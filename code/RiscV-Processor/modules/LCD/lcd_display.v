==> flow/design.v <==
module hex2_char(hex, char);
 input [3:0] hex;
 output reg[9:0] char;
 always @(hex)
  begin
  case(hex)
	4'h0: char <= 9'h130;
	4'h1: char <= 9'h131;
	4'h2: char <= 9'h132;
	4'h3: char <= 9'h133;
	4'h4: char <= 9'h134;
	4'h5: char <= 9'h135;
	4'h6: char <= 9'h136;
	4'h7: char <= 9'h137;
	4'h8: char <= 9'h138;
	4'h9: char <= 9'h139;
	4'ha: char <= 9'h141;
	4'hb: char <= 9'h142;
	4'hc: char <= 9'h143;
	4'hd: char <= 9'h144;
	4'he: char <= 9'h145;
	4'hf: char <= 9'h146;
	endcase
 end
endmodule
module lcd_controller (	
input [7:0] iDATA,
input iRS,
input iStart,
output reg oDone,
input iCLK,iRST_N,
output [7:0] LCD_DATA,
output LCD_RW,
output reg LCD_EN,
output LCD_RS	);
parameter	CLK_Divide	=	16;
reg		[4:0]	Cont;
reg		[1:0]	ST;
reg		preStart,mStart;
assign	LCD_DATA	=	iDATA; 
assign	LCD_RW		=	1'b0;
assign	LCD_RS		=	iRS;
always@(posedge iCLK or negedge iRST_N)
begin
	if(!iRST_N)
	begin
		oDone	<=	1'b0;
		LCD_EN	<=	1'b0;
		preStart<=	1'b0;
		mStart	<=	1'b0;
		Cont	<=	0;
		ST		<=	0;
	end
	else
	begin
		preStart<=	iStart;
		if({preStart,iStart}==2'b01)
		begin
			mStart	<=	1'b1;
			oDone	<=	1'b0;
		end
		if(mStart)
		begin
			case(ST)
			0:	ST	<=	1;	 
			1:	begin
					LCD_EN	<=	1'b1;
					ST		<=	2;
				end
			2:	begin					
					if(Cont<CLK_Divide)
					Cont	<=	Cont + 1'b1;
					else
					ST		<=	3;
				end
			3:	begin
					LCD_EN	<=	1'b0;
					mStart	<=	1'b0;
					oDone	<=	1'b1;
					Cont	<=	0;
					ST		<=	0;
				end
			endcase
		end
	end
end
endmodule
module	lcd_display(
  input iCLK,iRST_N,
  input [47:0]debug_data,
  output [7:0] 	LCD_DATA,
  output LCD_RW,LCD_EN,LCD_RS	
);
reg	[5:0]	LUT_INDEX;
reg	[8:0]	LUT_DATA;
reg	[5:0]	mLCD_ST;
reg	[17:0]	mDLY;
reg		mLCD_Start;
reg	[7:0]	mLCD_DATA;
reg		mLCD_RS;
wire		mLCD_Done;
wire[3:0] hex1;
wire[3:0] hex2;
wire[3:0] hex3;
wire[3:0] hex4;
wire[3:0] hex5;
wire[3:0] hex6;
wire[3:0] hex7;
wire[3:0] hex8;
wire[3:0] hex9;
wire[3:0] hex10;
wire[3:0] hex11;
wire[3:0] hex12;
wire[9:0] char1;
wire[9:0] char2;
wire[9:0] char3;
wire[9:0] char4;
wire[9:0] char5;
wire[9:0] char6;
wire[9:0] char7;
wire[9:0] char8;
wire[9:0] char9;
wire[9:0] char10;
wire[9:0] char11;
wire[9:0] char12;
reg 	[31:0] counter;
reg			 status;
parameter	LCD_INTIAL	=	0;
parameter	LCD_LINE1	=	5;
parameter	LCD_CH_LINE	=	LCD_LINE1+16;
parameter	LCD_LINE2	=	LCD_LINE1+16+1;
parameter	LUT_SIZE	=	LCD_LINE1+32+1;
always@(posedge iCLK or negedge iRST_N)
begin
	if(!iRST_N)
	begin
		LUT_INDEX	<=	0;
		mLCD_ST		<=	0;
		mDLY		<=	0;
		mLCD_Start	<=	0;
		mLCD_DATA	<=	0;
		mLCD_RS		<=	0;
	end
	else
	begin
		if(LUT_INDEX<LUT_SIZE)
		begin
			case(mLCD_ST)
			0:	begin
					mLCD_DATA	<=	LUT_DATA[7:0];
					mLCD_RS		<=	LUT_DATA[8];
					mLCD_Start	<=	1;
					mLCD_ST		<=	1;
				end
			1:	begin
					if(mLCD_Done)
					begin
						mLCD_Start	<=	0;
						mLCD_ST		<=	2;					
					end
				end
			2:	begin
					if(mDLY<18'h0A350)
					mDLY	<=	mDLY + 1'b1;
					else
					begin
						mDLY	<=	0;
						mLCD_ST	<=	3;
					end
				end
			3:	begin
					LUT_INDEX	<=	LUT_INDEX + 1'b1;
					mLCD_ST	<=	0;
				end
			endcase
		end
	end
end
hex2_char hex1c(hex1, char1);
hex2_char hex2c(hex2, char2);
hex2_char hex3c(hex3, char3);
hex2_char hex4c(hex4, char4);
hex2_char hex5c(hex5, char5);
hex2_char hex6c(hex6, char6);
hex2_char hex7c(hex7, char7);
hex2_char hex8c(hex8, char8);
hex2_char hex9c(hex9, char9);
hex2_char hex10c(hex10, char10);
hex2_char hex11c(hex11, char11);
hex2_char hex12c(hex12, char12);
assign hex1 = debug_data[3:0];
assign hex2 = debug_data[7:4];
assign hex3 = debug_data[11:8];
assign hex4 = debug_data[15:12];
assign hex5 = debug_data[19:16];
assign hex6 = debug_data[23:20];
assign hex7 = debug_data[27:24];
assign hex8 = debug_data[31:28];
assign hex9 = debug_data[35:32];
assign hex10 = debug_data[39:36];
assign hex11 = debug_data[43:40];
assign hex12 = debug_data[47:44];
always@(posedge iCLK)
begin
	case(LUT_INDEX)
	LCD_INTIAL+0:	LUT_DATA	<=	9'h038;
	LCD_INTIAL+1:	LUT_DATA	<=	9'h00C;
	LCD_INTIAL+2:	LUT_DATA	<=	9'h001;
	LCD_INTIAL+3:	LUT_DATA	<=	9'h006;
	LCD_INTIAL+4:	LUT_DATA	<=	9'h080;
	LCD_LINE1+1:	LUT_DATA	<=	char8;
	LCD_LINE1+2:	LUT_DATA	<=	char7;  
	LCD_LINE1+3:	LUT_DATA	<=	char6;
	LCD_LINE1+4:	LUT_DATA	<=	char5;
	LCD_LINE1+5:	LUT_DATA	<=	char4;
	LCD_LINE1+6:	LUT_DATA	<=	char3;
	LCD_LINE1+7:	LUT_DATA	<=	char2;
	LCD_LINE1+8:	LUT_DATA	<=	char1;
	LCD_LINE1+10:	LUT_DATA	<=	9'h1ff;	 
	LCD_LINE1+11:	LUT_DATA	<=	9'h17e;   
	LCD_LINE1+12:	LUT_DATA	<=	char6;
	LCD_LINE1+13:	LUT_DATA	<=	char5;
	LCD_LINE1+14:	LUT_DATA	<=	9'h1ff;
	LCD_LINE1+15:	LUT_DATA	<=	9'h1ff;
	LCD_CH_LINE:	LUT_DATA	<=	9'h0C0;
	LCD_LINE2+0:	LUT_DATA	<=	9'h133;	 
	LCD_LINE2+1:	LUT_DATA	<=	9'h17e;   
	LCD_LINE2+2:	LUT_DATA	<=	char8;
	LCD_LINE2+3:	LUT_DATA	<=	char7;
	LCD_LINE2+4:	LUT_DATA	<=	9'h1ff;	 
	LCD_LINE2+5:	LUT_DATA	<=	9'h134;   
	LCD_LINE2+6:	LUT_DATA	<=	9'h17e;   
	LCD_LINE2+7:	LUT_DATA	<=	char10;
	LCD_LINE2+8:	LUT_DATA	<=	char9;
	LCD_LINE2+9:	LUT_DATA	<=	9'h1ff;	 
	LCD_LINE2+10:	LUT_DATA	<=	9'h135;   
	LCD_LINE2+11:	LUT_DATA	<=	9'h17e;   
	LCD_LINE2+12:	LUT_DATA	<=	char12;
	LCD_LINE2+13:	LUT_DATA	<=	char11;
	LCD_LINE2+14:	LUT_DATA	<=	9'h1ff;
	LCD_LINE2+15:	LUT_DATA	<=	9'h1ff;
	default:		LUT_DATA	<=	9'dx ;
	endcase
end
always@(posedge iCLK)
begin
	if (counter == 2**31)
	begin
		counter = 0;
		status = ~status;
	end
	else
	begin
		counter = counter + 1;
	end
end
lcd_controller u0(
.iDATA(mLCD_DATA),
.iRS(mLCD_RS),
.iStart(mLCD_Start),
.oDone(mLCD_Done),
.iCLK(iCLK),
.iRST_N(iRST_N),
.LCD_DATA(LCD_DATA),
.LCD_RW(LCD_RW),
.LCD_EN(LCD_EN),
.LCD_RS(LCD_RS)    );
endmodule
# Tool chain data of lcd_display
# Tool output for the design above, in the order of the flow.
# Line numbers count from 1 in the design file above.
# Operators carry their Yosys type and port widths (W data, S select, Z words).
# Library cell names are shortened.
# A cell with - has no value.
dict set report design {
  top_module {lcd_display}
  clk_port {iCLK}
  cell_library {sky130hd}
  pvt_corner {tt_025C_1v80}
}

# Elaborated design
# Counts by Yosys on the flattened word-level netlist (proc, flatten, opt, wreduce; memories kept). Register bits leave out memories and registers merged into their read ports (data or address). Print and check cells are left out. Cells with the same type and inputs are merged into one.
# Yosys's memory passes give these memory sizes; they may raise the number of words (mostly to a power of two), join words into wider ones and drop unused or constant bits.
dict set report word_totals {
  register_bits 60
  rom_bits 1344
  mem_count 12
  output_inout_bits 11
}
dict set report op_classes {
  add_sub_neg 3
  compare 3
  equal 46
  n_mux 18
  n_reduce_logical 22
}
# memory size width read_ports write_ports line
set memory_table {}
lappend memory_table {{(name not given)} 16 7 1 0 6} ;# case(hex)
lappend memory_table {{(name not given)} 16 7 1 0 6}
lappend memory_table {{(name not given)} 16 7 1 0 6}
lappend memory_table {{(name not given)} 16 7 1 0 6}
lappend memory_table {{(name not given)} 16 7 1 0 6}
lappend memory_table {{(name not given)} 16 7 1 0 6}
# Further memories, not shown: 6.
# operator n
set op_table {}
lappend op_table {{$pmux W9 S23} 1}
lappend op_table {{$eq A6 B5 Y1 const B} 16}
lappend op_table {{$eq A6 B4 Y1 const B} 7}
lappend op_table {{$eq A6 B6 Y1 const B} 6}
lappend op_table {{$eq A6 B2 Y1 const B} 4}
lappend op_table {{$pmux W6 S4} 1}
lappend op_table {{$add A18 B1 Y18 const B} 1}
lappend op_table {{$lt A18 B16 Y1 const B} 1}
lappend op_table {{$eq A6 B3 Y1 const B} 3}
lappend op_table {{$mux W18} 1}
lappend op_table {{$eq A6 B1 Y1 const B} 2}
lappend op_table {{$logic_not A6 Y1} 2}
lappend op_table {{$mux W6} 2}
lappend op_table {{$pmux W5 S2} 1}
lappend op_table {{$reduce_and A3 Y1} 3}
lappend op_table {{$reduce_and A2 Y1} 4}
lappend op_table {{$reduce_or A2 Y1} 4}
lappend op_table {{$reduce_bool A4 Y1} 2}
lappend op_table {{$pmux W2 S4} 1}
lappend op_table {{$reduce_or A7 Y1} 1}
lappend op_table {{$mux W1} 7}
lappend op_table {{$reduce_bool A2 Y1} 3}
lappend op_table {{$add A6 B1 Y6 const B} 1}
lappend op_table {{$lt A6 B6 Y1 const B} 1}
lappend op_table {{$add A5 B1 Y5 const B} 1}
lappend op_table {{$lt A5 B5 Y1 const B} 1}
lappend op_table {{$mux W5} 1}
lappend op_table {{$eq A2 B1 Y1 const B} 2}
# Not listed: further kinds 8, cells in them 12.

# Logic depth
# Yosys ltp: most cells in a row. Word level: on the elaborated netlist, between registers, memories and ports. Mapped: between sequential cells and ports; inverters and the memories' decode and read muxes count.
dict set report depth {
  ltp_word 4
  abc_area 0
  mapped_depth 9
  ltp_nobuf 7
}

# Mapped cells and area
# Source: synth_stat.txt of the flow (Yosys; design flattened, memories mapped). It holds for the ABC_AREA given above (unset counts as 0); a run with the other value may have another netlist.
dict set report mapped {
  stdcells 559
  mapped_area_mm2 0.0046169
  sequential_area_mm2 0.0014139
  ff_cells 58
  buffers 30
}
# type n area_total_um2
set by_type {}
lappend by_type {dfrtp_1 48 1.2E+03}
lappend by_type {ha_1 31 387.872}
lappend by_type {nand2_1 63 236.477}
lappend by_type {o21ai_0 35 175.168}
lappend by_type {dfxtp_1 8 160.154}
lappend by_type {nor2_1 40 150.144}
lappend by_type {mux2_2 13 146.39}
lappend by_type {nand4_1 22 137.632}
lappend by_type {inv_1 33 123.869}
lappend by_type {mux2i_1 12 120.115}
lappend by_type {nand2b_1 16 100.096}
lappend by_type {a22o_1 11 96.342}
lappend by_type {nand3_1 19 95.091}
lappend by_type {a211oi_1 12 90.086}
lappend by_type {nor2b_1 14 87.584}
lappend by_type {o211ai_1 10 75.072}
lappend by_type {a21oi_1 14 70.067}
lappend by_type {xnor2_1 7 61.309}
# Other cell types: 49; their cells: 151.
# By module: a second synthesis without flattening, with its own total; a netlist apart from the flattened one above.
dict set report unflattened {
  hier_cells 702
  area_unflattened_mm2 0.005778
}
# Each row is one instance without its submodules.
# module instances cells mod_area_mm2 seq_area_mm2
set modules {}
lappend modules {lcd_display 1 373 0.0033958 0.0011323}
lappend modules {hex2_char 12 22 0.0001414 0}
lappend modules {lcd_controller 1 65 0.0006857 0.0003266}

# Timing after synthesis
# Path of least setup slack by OpenSTA after synthesis, without wires, with an ideal clock, recovery checks aside; 20% of the period is set as input and as output delay. Where synthesis merged equal registers, the netlist keeps one of their names.
dict set report synth_timing {
  kind {register to register}
  from {register LUT_INDEX[0]}
  to {register LUT_DATA[8]}
  tclk_ps 3330
  setup_time_ps 134
  launch_ps 0
  arrival_time_ps 2013
  t_required_ps 3196
  setup_slack_ps 1183
  path_delay_ps 2147
  driving_pins 9
  period_less_setup_slack_ps 2147
}
# "path_delay_ps" is the arrival time less input delay plus setup time.
# "driving_pins": output pins that drive a net of the path, with the launching flip-flop's if there is one; two outputs of one cell count as two.
# "period_less_setup_slack_ps" = period - worst setup slack (recovery checks aside). The figure is calculated, with input and output delays left at 20% of the set period.
# Between the ends stands the longest chain of elaborated cells between them, by number of cells; it is not shown to be the way that was timed. Of several equally long chains one is given.
# Each line given opens the expression or statement behind the cell; cells for indexed reads and writes are added by Yosys, which also makes memories of some case tables.
# At most two assigning lines are given for a register; there are more.
dict set report synth_via {
  cell_sequence {dfrtp_1 inv_1 ha_1 clkbuf_1 nor3_1 a311oi_1 a211oi_2 nand2b_1 or4_1}
  elab_chain_cells 3
}
# item line
set synth_lines {}
lappend synth_lines {{start, declared} 94} ;# reg [5:0] LUT_INDEX;
lappend synth_lines {{start, assigned} 137} ;# LUT_INDEX <= 0;
lappend synth_lines {{start, assigned} 172} ;# LUT_INDEX <= LUT_INDEX + 1'b1;
lappend synth_lines {{$eq A6 B6 Y1} 205} ;# case(LUT_INDEX)
lappend synth_lines {{$reduce_or A7 Y1} -}
lappend synth_lines {{$pmux W9 S23} 205}
lappend synth_lines {{end, assigned} 211} ;# LCD_LINE1+1: LUT_DATA <= char8;
lappend synth_lines {{end, assigned} 212} ;# LCD_LINE1+2: LUT_DATA <= char7;
lappend synth_lines {{end, declared} 95} ;# reg [8:0] LUT_DATA;

# Worst path after layout
# From the final timing report of record 1: the path of least setup slack in the routed layout; clock arrival at registers is part of the times.
# The report prints the path's times to 10 ps; the period is as set.
dict set report layout_timing {
  kind {register to register}
  from {register LUT_INDEX[1]}
  to {register LUT_DATA[8]}
  tclk_ps 1450
  setup_time_ps 120
  launch_ps 340
  arrival_time_ps 2320
  t_required_ps 1670
  setup_slack_ps -650
  driving_pins 8
}
# Between the ends stands the longest chain of elaborated cells between them, by number of cells; it is not shown to be the way that was timed. Of several equally long chains one is given.
# At most two assigning lines are given for a register; there are more.
dict set report layout_via {
  cell_sequence {dfrtp_2 buf_6 ha_4 nand4b_1 o41ai_4 a211oi_2 nand2b_1 or4_4}
  elab_chain_cells 3
}
# item line
set layout_lines {}
lappend layout_lines {{start, declared} 94} ;# reg [5:0] LUT_INDEX;
lappend layout_lines {{start, assigned} 137} ;# LUT_INDEX <= 0;
lappend layout_lines {{start, assigned} 172} ;# LUT_INDEX <= LUT_INDEX + 1'b1;
lappend layout_lines {{$eq A6 B6 Y1} 205} ;# case(LUT_INDEX)
lappend layout_lines {{$reduce_or A7 Y1} -}
lappend layout_lines {{$pmux W9 S23} 205}
lappend layout_lines {{end, assigned} 211} ;# LCD_LINE1+1: LUT_DATA <= char8;
lappend layout_lines {{end, assigned} 212} ;# LCD_LINE1+2: LUT_DATA <= char7;
lappend layout_lines {{end, declared} 95} ;# reg [8:0] LUT_DATA;

--- measured runs ---
Settings and measured results of 2 stored flow runs for module lcd_display (sky130hd), not sorted in any way. The constraints put input and output delay at 20% of the set period each and load the outputs with 0.01 pF.
"period_reached_ps": clock period set for the run, less the worst setup slack. It is reckoned from that one timing run; input and output delays stay at 20% of the period that was set.
"critical_path_time_ps" is the time allowed to the run's worst setup path (the clock period less input and output delay, where it has them) less its slack. Clock arrival times count: a late capture clock shortens it, a late launch clock lengthens it.
"totalPower_mw" rests on the timing tool's default activity at the inputs, not on a simulated workload.
"critical_path_time_ps" is given in steps of 10 ps.

[flow] record 1: files
==> flow/run.sh <==
#!/bin/bash
# the make line also repeats the synthesis and layout settings of config.mk as NAME=value (left out here)
make -C /OpenROAD-flow-scripts/flow DESIGN_CONFIG=/design/flow/config.mk WORK_HOME=/design/flow/orfs CLKGATE_MAP_FILE= finish
==> flow/config.mk <==
export PLATFORM = sky130hd
export DESIGN_NAME = lcd_display
export DESIGN_NICKNAME = lcd_display
export VERILOG_FILES = /design/flow/design.v
export SDC_FILE = /design/flow/constraint.sdc
export NUM_CORES = 4
export LEC_CHECK = 0
export ABC_AREA = 0
export CAP_MARGIN = 20
export CELL_PAD_IN_SITES_GLOBAL_PLACEMENT = 0
export CORE_MARGIN = 7
export CORE_UTILIZATION = 45
export CTS_CLUSTER_DIAMETER = 32
export CTS_CLUSTER_SIZE = 77
export GPL_ROUTABILITY_DRIVEN = 0
export MAX_ROUTING_LAYER = met5
export PLACE_DENSITY_LB_ADDON = 0.26
export SETUP_SLACK_MARGIN = -0.05
export SLEW_MARGIN = 0
export TNS_END_PERCENT = 55
==> flow/constraint.sdc <==
create_clock -name core_clock -period 1.45 [get_ports {iCLK}]
set_input_delay 0.2900 -clock core_clock [delete_from_list [all_inputs] [get_ports {iCLK}]]
set_output_delay 0.2900 -clock core_clock [all_outputs]
set_load 0.01 [all_outputs]

[flow] record 1: metrics
[metrics] totalPower_mw = 3.769
[metrics] dieArea_mm2 = 0.0132918
[metrics] worstSetupSlack_ps = -646
[metrics] util_frac = 0.721
[metrics] synth_area_mm2 = 0.0046169
[metrics] finalCellArea_mm2 = 0.0071093
[metrics] period_reached_ps = 2096
[metrics] critical_path_time_ps = 2100
[metrics] critical_path_type = register to register

[flow] record 2: files
==> flow/run.sh <==
#!/bin/bash
# the make line also repeats the synthesis and layout settings of config.mk as NAME=value (left out here)
make -C /OpenROAD-flow-scripts/flow DESIGN_CONFIG=/design/flow/config.mk WORK_HOME=/design/flow/orfs CLKGATE_MAP_FILE= finish
==> flow/config.mk <==
export PLATFORM = sky130hd
export DESIGN_NAME = lcd_display
export DESIGN_NICKNAME = lcd_display
export VERILOG_FILES = /design/flow/design.v
export SDC_FILE = /design/flow/constraint.sdc
export NUM_CORES = 4
export LEC_CHECK = 0
export CAP_MARGIN = 20
export CORE_MARGIN = 2
export CORE_UTILIZATION = 40
export SLEW_MARGIN = 20
==> flow/constraint.sdc <==
create_clock -name core_clock -period 1.45 [get_ports {iCLK}]
set_input_delay 0.2900 -clock core_clock [delete_from_list [all_inputs] [get_ports {iCLK}]]
set_output_delay 0.2900 -clock core_clock [all_outputs]
set_load 0.01 [all_outputs]

[flow] record 2: metrics
[metrics] synth_area_mm2 = 0.0046169
[metrics] period_reached_ps = 2105
[metrics] worstSetupSlack_ps = -655
[metrics] util_frac = 0.647
[metrics] finalCellArea_mm2 = 0.0073233
[metrics] dieArea_mm2 = 0.0124178
[metrics] critical_path_time_ps = 2100
[metrics] critical_path_type = register to register
[metrics] totalPower_mw = 4.160
--- end ---
